==> flow/design.v <==
module fifo #(
    parameter  WIDTH = 8,
    parameter  DEPTH = 8
)(
    input  logic             clk,
    input  logic             rst,
    input  logic [WIDTH-1:0] data_in,
    input  logic             inp_val,
    output logic             inp_rdy,
    output logic [WIDTH-1:0] data_out,    
    output logic             out_val,
    input  logic             out_rdy,
    output logic [$clog2(DEPTH+1)-1:0] count
);
    logic [WIDTH-1:0] fifo_mem [DEPTH];
    logic [$clog2(DEPTH+1)-1:0] count;
    logic [$clog2(DEPTH)  -1:0] wr_ptr, rd_ptr;
    logic empty, full;
    assign inp_rdy = count < DEPTH;
    assign out_val = count > 0;
    assign inp_hs = inp_val & inp_rdy;
    assign out_hs = out_val & out_rdy;
    assign data_out = fifo_mem [rd_ptr];
    always @(posedge(clk)) begin
        if (rst) begin
            wr_ptr  <= '0;
            rd_ptr  <= '0;
            count   <= '0;
        end
        else begin 
            case ({inp_hs, out_hs})
                default:
                begin
                    count  <= count;
                    wr_ptr <= wr_ptr;
                    rd_ptr <= rd_ptr;
                end
                2'd01:
                begin
                    count  <= (count - 1);
                    wr_ptr <= wr_ptr;
                    if ((rd_ptr+1)<DEPTH)
                        rd_ptr <= rd_ptr+1;
                    else
                        rd_ptr <= '0;
                end
                2'b10:
                begin
                    count  <= (count +1);
                    fifo_mem [wr_ptr] <= data_in;                    
                    if ((wr_ptr+1)<DEPTH)
                        wr_ptr <= wr_ptr+1;
                    else
                        wr_ptr <= '0;
                    rd_ptr <= rd_ptr;
                end
                2'b11:
                begin
                    count  <= count;
                    fifo_mem [wr_ptr] <= data_in;
                    if ((wr_ptr+1)<DEPTH)
                        wr_ptr <= wr_ptr+1;
                    else
                        wr_ptr <= '0;
                    if ((rd_ptr+1)<DEPTH)
                        rd_ptr <= rd_ptr+1;
                    else
                        rd_ptr <= '0;
                end
            endcase
        end
    end
endmodule
# ---- Tool chain data of fifo
# Tool output for the design above, in the order of the flow.
# Lines are those of the file above, counted from 1.
# Operators: Yosys type, input widths -> output width; for muxes data width and select width s.
# Cell names lack the library's common part.
# A cell with - has no value.
dict set report design {
  design {fifo}
  clock_port {clk}
  library {sky130hd}
  corner {tt_025C_1v80}
}

# ---- Word level
# Counts by Yosys on the flattened word-level netlist (proc, flatten, opt, wreduce; memories kept). Print and check cells are left out.
# Yosys's memory passes give these memory sizes; they may raise the number of words (mostly to a power of two), join words into wider ones and drop unused or constant bits.
dict set report word_totals {
  reg_bits 10
  mem_bits_rw 64
  clocked_rd_ports_x_width 8
  n_memories 1
  in_bits 12
  elab_cells 39
}
dict set report op_classes {
  addsub 4
  n_cmp 4
  equal 3
  mux 16
  logic 3
  n_reduce_logical 5
}
# memory words word_bits read_ports wr line
set memory_table {}
lappend memory_table {fifo_mem 8 8 1 1 15} ;# logic [WIDTH-1:0] fifo_mem [DEPTH];
# op count
set op_table {}
lappend op_table {{$lt 32x4->1 const B} 2}
lappend op_table {{$mux 8} 5}
lappend op_table {{$mux 3} 6}
lappend op_table {{$add 3x1->4 const B} 2}
lappend op_table {{$pmux 4 s2} 1}
lappend op_table {{$reduce_bool 2->1} 3}
lappend op_table {{$eq 2x2->1 const B} 2}
lappend op_table {{$reduce_or 2->1} 2}
lappend op_table {{$add 4x1->4 const B} 1}
lappend op_table {{$sub 4x1->4 const B} 1}
lappend op_table {{$gt 4x1->1 const B} 1}
lappend op_table {{$lt 4x4->1 const B} 1}
lappend op_table {{$mux 1} 4}
lappend op_table {{$and 1x1->1} 2}
lappend op_table {{$eq 2x1->1 const B} 1}
lappend op_table {{$or 1x1->1} 1}

# ---- Logic depth
# Depth = most cells in a row (Yosys ltp): at word level without a register or memory, in the mapped netlist without a sequential cell, where the memories' decode and read muxes count.
dict set report logic_depth {
  word_depth 7
  abc_area 0
  ltp_mapped 9
}

# ---- After synthesis
# Source: synth_stat.txt of the flow (Yosys; design flattened, memories mapped). It holds for the ABC_AREA given above (unset counts as 0); a run with the other value may have another netlist.
# The area totals of this step are shown rounded.
# cell count
set by_type {}
lappend by_type {edfxtp_1 64}
lappend by_type {mux4_1 15}
lappend by_type {dfxtp_1 13}
lappend by_type {mux2_2 9}
lappend by_type {ha_1 6}
lappend by_type {nor2_1 18}
lappend by_type {a21oi_1 7}
lappend by_type {xnor2_1 3}
lappend by_type {mux4_2 1}
lappend by_type {buf_12 1}
lappend by_type {fa_1 1}
lappend by_type {mux2i_1 2}
lappend by_type {inv_1 4}
lappend by_type {nand2_1 4}
lappend by_type {nand3_1 3}
lappend by_type {nand3b_1 2}
lappend by_type {nand2b_1 2}
lappend by_type {buf_6 1}
# Not listed: further types 11, cells in them 16.
dict set report synth_totals {
  mapped_cells 172
  area_um2 3134
  seq_area_um2 2182
  flip_flops 77
  n_buf 8
}

# ---- Path before layout
# OpenSTA on the mapped netlist: ideal clock, no wires. The path of least setup slack (recovery checks aside). Input and output delay are each 20% of the period. Register names are those of the netlist, which keeps one name where synthesis merged equal registers.
dict set report synth_path {
  path_kind {flip-flop to flip-flop}
  startpoint {register count[0]}
  endpoint {memory fifo_mem[0][0]}
  tclk_ns 3.4
  t_first_pin_ns 0.000
  arrival_ns 2.316
  setup_slack_ns 0.701
  delay_ns 2.699
  driving_pins 7
  n_path_buf 0
  period_less_setup_slack_ns 2.699
}
# "delay_ns" is the arrival time less input delay plus setup time.
# "driving_pins": output pins that drive a net of the path, with the launching flip-flop's if there is one; two outputs of one cell count as two.
# "period_less_setup_slack_ns" is the clock period less the worst setup slack; recovery checks do not enter. This is arithmetic on one report: input and output delays are still those of the set period (20% each).
# The rows between start and end are the longest chain of elaborated cells between them; the timing report does not say that the signal goes this way. Where chains are equally long, one stands for them.
# A line is the first line of the expression or statement that the cell stems from. Yosys adds cells for indexed reads and writes and turns some case tables into memories.
# At most two assigning lines are given for a register; there are more.
# The path ends at the enable pin of a flip-flop; only ways to that pin are counted.
dict set report synth_via {
  path_cell_list {dfxtp_1 or4_1 nand2_1 ha_1 nor2_1 or3_1 nor3_1}
  elab_chain_len 6
  cone_cells 11
  cone_lines 6
}
# element line
set synth_rtl {}
lappend synth_rtl {{from (decl)} 13} ;# output logic [$clog2(DEPTH+1)-1:0] count
lappend synth_rtl {{from (assign)} 34} ;# count  <= count;
lappend synth_rtl {{from (assign)} 40} ;# count  <= (count - 1);
lappend synth_rtl {{$gt 4x1->1} 20} ;# assign out_val = count > 0;
lappend synth_rtl {{$and 1x1->1} 22} ;# assign out_hs = out_val & out_rdy;
lappend synth_rtl {{$eq 2x2->1} 31} ;# case ({inp_hs, out_hs})
lappend synth_rtl {{$mux 1} 31}
lappend synth_rtl {{$mux 1} 25} ;# if (rst) begin
lappend synth_rtl {{$or 1x1->1} -}
lappend synth_rtl {{to (decl)} 15} ;# logic [WIDTH-1:0] fifo_mem [DEPTH];

# ---- Worst path after layout
# From the final timing report of run 1: the path of least setup slack in the routed layout; clock arrival at registers is part of the times.
dict set report layout_path {
  path_kind {flip-flop to output port}
  startpoint {register (no name shown)}
  endpoint {output port data_out[5]}
  tclk_ns 5.27
  t_first_pin_ns 0.34
  arrival_ns 2.72
  setup_slack_ns 1.50
  driving_pins 4
  n_path_buf 1
}
dict set report layout_via {
  path_cell_list {dfxtp_1 mux4_1 mux2_2 clkdlybuf4s50_1}
}
# element line
set layout_rtl {}
lappend layout_rtl {{to (decl)} 10} ;# output logic [WIDTH-1:0] data_out,
# Chain of elaborated cells between the ends: none given.

; Top module fifo; platform sky130hd; tools Yosys and OpenROAD; 2 stored runs in no particular order. Input and output delays are each 20% of the period that was set; the output load is 0.01 pF.
; "achieved_clock_period_ns": clock period set for the run, less the worst setup slack. It is reckoned from that one timing run; input and output delays stay at 20% of the period that was set.
; "worst_path_ns" is the time allowed to the run's worst setup path (the clock period less input and output delay, where it has them) less its slack. Clock arrival times count: a late capture clock shortens it, a late launch clock lengthens it.
; "totalPower_w": no workload was simulated; the value follows from the tool's default switching activity.
; The results are shown rounded.

[run 1: settings]
period_ns = 5.27
CORE_UTILIZATION = 47
PLACE_DENSITY_LB_ADDON = 0.17
HOLD_SLACK_MARGIN = 0.25
CELL_PAD_IN_SITES_GLOBAL_PLACEMENT = 2
GPL_TIMING_DRIVEN = 1
CAP_MARGIN = 20
CORE_MARGIN = 2
SLEW_MARGIN = 20
[run 1: results]
synthesis_area_um2 = 3134
die_footprint_um2 = 7338
worst_path_ns = 2.72
worst_path_kind = flip-flop to output port
worstSetupSlack_ns = 1.497
achieved_clock_period_ns = 3.773
finish.utilization_pct = 57.2
setup_tns_ns = 0.000
final_hold_ws_ns = 0.529
totalPower_w = 0.001657

[run 2: settings]
period_ns = 2.95
SETUP_SLACK_MARGIN = 0.38
CAP_MARGIN = 20
CORE_MARGIN = 2
CORE_UTILIZATION = 40
SLEW_MARGIN = 20
[run 2: results]
synthesis_area_um2 = 3134
die_footprint_um2 = 8560
worst_path_ns = 1.91
worst_path_kind = flip-flop to output port
worstSetupSlack_ns = 0.450
achieved_clock_period_ns = 2.500
finish.utilization_pct = 49.8
setup_tns_ns = 0.000
final_hold_ws_ns = 0.522
totalPower_w = 0.003223
